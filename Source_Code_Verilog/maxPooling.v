==> flow/design.v <==
`timescale 1ns / 1ps
module maxPooling(
    input clk,
    input enable,
    input [7:0] input1,
    input [7:0] input2,
    input [7:0] input3,
    input [7:0] input4,
    output reg [7:0] output1,
    output reg done        
    );
    reg [7:0] initialMax = 8'b10000000;
    always @ (posedge clk) begin
        if(enable) begin
            if($signed(initialMax) < $signed(input1)) begin
                if($signed(input2) < $signed(input1)) begin
                    if($signed(input3) < $signed(input1)) begin
                        if($signed(input4) < $signed(input1)) begin
                            output1 <= input1;
                            done <= 1;
                        end
                        else begin
                            output1 <= input4;
                            done <= 1;
                        end
                    end
                    else begin
                        if($signed(input3) < $signed(input4)) begin
                            output1 <= input4;
                            done <= 1;
                        end
                        else begin
                            output1 <= input3;
                            done <= 1;
                        end
                    end
                end
                else begin
                    if($signed(input3) < $signed(input2)) begin
                        if($signed(input4) < $signed(input2)) begin
                            output1 <= input2;
                            done <= 1;
                        end
                        else begin
                            output1 <= input4;
                            done <= 1;
                        end
                    end
                    else begin
                        if($signed(input3) < $signed(input4)) begin
                            output1 <= input4;
                            done <= 1;
                        end
                        else begin
                            output1 <= input3;
                            done <= 1;
                        end
                    end
                end
            end
            else begin
                output1 <= initialMax;
                done <= 1;
            end
        end
        else begin
            output1 <= 0;
            done <= 0;
        end
    end
endmodule
* Tool chain data of maxPooling
What the tools print for maxPooling, step after step. Line numbers count from 1 in the design file above. Library cell names are shortened. The mark -- stands for no value.
Inputs: top maxPooling, clock input clk, library sky130hd, library corner tt_025C_1v80

* Word level
Counts by Yosys on the flattened word-level netlist (proc, flatten, opt, wreduce; memories kept). Register bits leave out memories and registers merged into their read ports (data or address). Print and check cells are left out. Cells with the same type and inputs are merged into one.
Operators by class: reductions and logical operators 1, magnitude comparators 7, mux-type cells 8
Operators with widths (count):
- 2-to-1 mux 8 bit | 7
- less-than comparator 8 bit | 6
- less-than comparator 8 bit (first input constant) | 1
- AND reduction 2 bit | 1
- 2-to-1 mux 1 bit | 1
Word-level totals: input bits 34, register bits after elaboration 9, elaborated cells 19, output and inout port bits 9

* Logic depth
Depth = most cells in a row (Yosys ltp): at word level without a register or memory, in the mapped netlist without a sequential cell, where the memories' decode and read muxes count.
Logic depth: word-level depth 5, ABC_AREA 0, depth in mapped cells 10

* Synthesis result
Source: synth_stat.txt of the flow (Yosys; design flattened, memories mapped). It holds for the ABC_AREA given above (unset counts as 0); a run with the other value may have another netlist.
Synthesis totals: mapped flip-flops 9, standard cells after synthesis 222, chip area (Yosys) 1835.5 µm², sequential part of the area 180.2 µm²
Cells by type (count):
- ha_1 | 42
- dfxtp_1 | 9
- inv_1 | 30
- o211ai_1 | 11
- mux2i_1 | 8
- mux2_1 | 7
- nand2_1 | 17
- o2111ai_1 | 6
- or3_1 | 7
- a21o_1 | 5
- nor2b_1 | 5
- a211oi_1 | 4
- o21a_1 | 4
- a2111oi_4 | 1
- nor2_1 | 7
- a21oi_1 | 5
- nand4_1 | 4
- nor3_1 | 4
Other cell types: 32; their cells: 46.

* Path before layout
Source: OpenSTA report_checks on the synthesized netlist (no wires, ideal clock, input and output delay 20% of the period each), path of least setup slack; recovery checks are left aside. Register names are those of the netlist, which keeps one name where synthesis merged equal registers.
Path after synthesis: path kind input port to flip-flop, start point in input2[5], end point reg output1[1], required time 2.500 ns, data arrival time 2.171 ns, period 2.63 ns, library setup time 0.130 ns, path slack 0.329 ns, path delay 1.775 ns, stages 10, synthesis period reached 2.301 ns
"path delay" is the arrival time less input delay plus setup time. "stages" counts driving pins, that of a launching flip-flop among them; a cell with two outputs on the path counts twice. "synthesis period reached" = period - worst setup slack (recovery checks aside). The figure is calculated, with input and output delays left at 20% of the set period. The rows between start and end are the longest chain of elaborated cells between them; the timing report does not say that the signal goes this way. Where chains are equally long, one stands for them. Each line given opens the expression or statement behind the cell; cells for indexed reads and writes are added by Yosys, which also makes memories of some case tables. A register here has more assigning lines than the two given.
On the way, after synthesis: cell sequence inv_1 > ha_1 > a21o_1 > a2111oi_2 > o22a_2 > buf_2 > o21a_2 > nand2_1 > o2111ai_1 > o211ai_1, length of the longest elaborated chain 4, elaborated cells on any way between the ends 6, source lines of those cells 3, classes of those cells compare (3); mux (3)
Ends and longest elaborated chain, after synthesis:
- from (decl) | line 6 | input [7:0] input2,
- less-than comparator 8 bit | line 40 | if($signed(input4) < $signed(input2)) begin
- 2-to-1 mux 8 bit | line 40
- 2-to-1 mux 8 bit | line 39 | if($signed(input3) < $signed(input2)) begin
- 2-to-1 mux 8 bit | line 16 | if($signed(input2) < $signed(input1)) begin
- to (assign) | line 19 | output1 <= input1;
- to (assign) | line 23 | output1 <= input4;
- to (decl) | line 9 | output reg [7:0] output1,

* Worst path after layout
Path of least setup slack in the final report of flow run A (OpenROAD, finished layout, wires in). Where an end is a register, its clock arrival counts in the times.
Path post-layout: path kind input port to flip-flop, start point in input2[5], end point reg output1[0], required time 1.70 ns, period 1.6 ns, data arrival time 2.17 ns, stages 11, library setup time 0.13 ns, path slack -0.47 ns
The rows between start and end are the longest chain of elaborated cells between them; the timing report does not say that the signal goes this way. Where chains are equally long, one stands for them. A register here has more assigning lines than the two given.
On the way, post-layout: cell sequence buf_6 > buf_6 > inv_12 > ha_4 > a21o_1 > a2111oi_4 > o22a_2 > buf_12 > o21ai_4 > o211ai_1 > o211ai_1, length of the longest elaborated chain 4, elaborated cells on any way between the ends 6, source lines of those cells 3, classes of those cells compare (3); mux (3)
Ends and longest elaborated chain, post-layout:
- from (decl) | line 6 | input [7:0] input2,
- less-than comparator 8 bit | line 40 | if($signed(input4) < $signed(input2)) begin
- 2-to-1 mux 8 bit | line 40
- 2-to-1 mux 8 bit | line 39 | if($signed(input3) < $signed(input2)) begin
- 2-to-1 mux 8 bit | line 16 | if($signed(input2) < $signed(input1)) begin
- to (assign) | line 19 | output1 <= input1;
- to (assign) | line 23 | output1 <= input4;
- to (decl) | line 9 | output reg [7:0] output1,

Record of 2 stored runs of the RTL-to-layout flow on maxPooling, platform sky130hd. The runs are unordered. Constraints: input delay and output delay 20% of the set period each, output load 0.01 pF.
"achieved period": clock period set for the run, less the worst setup slack. It is reckoned from that one timing run; input and output delays stay at 20% of the period that was set.
"critical setup path time" means the part of the period allowed to the worst setup path (the constraints hold back 20% at inputs and 20% at outputs) less its slack; where the path has registers, the arrival times of their clocks count too.
"overall power" rests on the timing tool's default activity at the inputs, not on a simulated workload.

[flow run A] flow files
==> flow/run.sh <==
#!/bin/bash
# the make line also repeats the synthesis and layout settings of config.mk as NAME=value (left out here)
make -C /OpenROAD-flow-scripts/flow DESIGN_CONFIG=/design/flow/config.mk WORK_HOME=/design/flow/orfs CLKGATE_MAP_FILE= finish
==> flow/config.mk <==
export PLATFORM = sky130hd
export DESIGN_NAME = maxPooling
export DESIGN_NICKNAME = maxPooling
export VERILOG_FILES = /design/flow/design.v
export SDC_FILE = /design/flow/constraint.sdc
export NUM_CORES = 4
export LEC_CHECK = 0
export CAP_MARGIN = 30
export CORE_ASPECT_RATIO = 0.67
export CORE_MARGIN = 6
export CORE_UTILIZATION = 35
export PLACE_DENSITY = 0.65
export SLEW_MARGIN = 20
==> flow/constraint.sdc <==
create_clock -name core_clock -period 1.6 [get_ports {clk}]
set_input_delay 0.3200 -clock core_clock [delete_from_list [all_inputs] [get_ports {clk}]]
set_output_delay 0.3200 -clock core_clock [all_outputs]
set_load 0.01 [all_outputs]

[flow run A] result: worst hold slack 0.459 ns; critical setup path time 1.75 ns; worst path kind input port to flip-flop; overall power 1744 uW; std-cell area (final layout) 3339.4 µm²; die outline area 7161.0 µm²; total negative setup slack -3.330 ns; chip area in the Yosys report 1835.5 µm²; worst setup slack after layout -0.472 ns; achieved period 2.072 ns

[flow run B] flow files
==> flow/run.sh <==
#!/bin/bash
# the make line also repeats the synthesis and layout settings of config.mk as NAME=value (left out here)
make -C /OpenROAD-flow-scripts/flow DESIGN_CONFIG=/design/flow/config.mk WORK_HOME=/design/flow/orfs CLKGATE_MAP_FILE= finish
==> flow/config.mk <==
export PLATFORM = sky130hd
export DESIGN_NAME = maxPooling
export DESIGN_NICKNAME = maxPooling
export VERILOG_FILES = /design/flow/design.v
export SDC_FILE = /design/flow/constraint.sdc
export NUM_CORES = 4
export LEC_CHECK = 0
export CAP_MARGIN = 20
export CORE_MARGIN = 2
export CORE_UTILIZATION = 40
export SLEW_MARGIN = 20
==> flow/constraint.sdc <==
create_clock -name core_clock -period 4.45 [get_ports {clk}]
set_input_delay 0.8900 -clock core_clock [delete_from_list [all_inputs] [get_ports {clk}]]
set_output_delay 0.8900 -clock core_clock [all_outputs]
set_load 0.01 [all_outputs]

[flow run B] result: worst hold slack 1.263 ns; critical setup path time 2.36 ns; worst path kind input port to flip-flop; overall power 461.1 uW; std-cell area (final layout) 2337.2 µm²; die outline area 5146.6 µm²; total negative setup slack 0.000 ns; chip area in the Yosys report 1835.5 µm²; worst setup slack after layout 1.197 ns; achieved period 3.253 ns
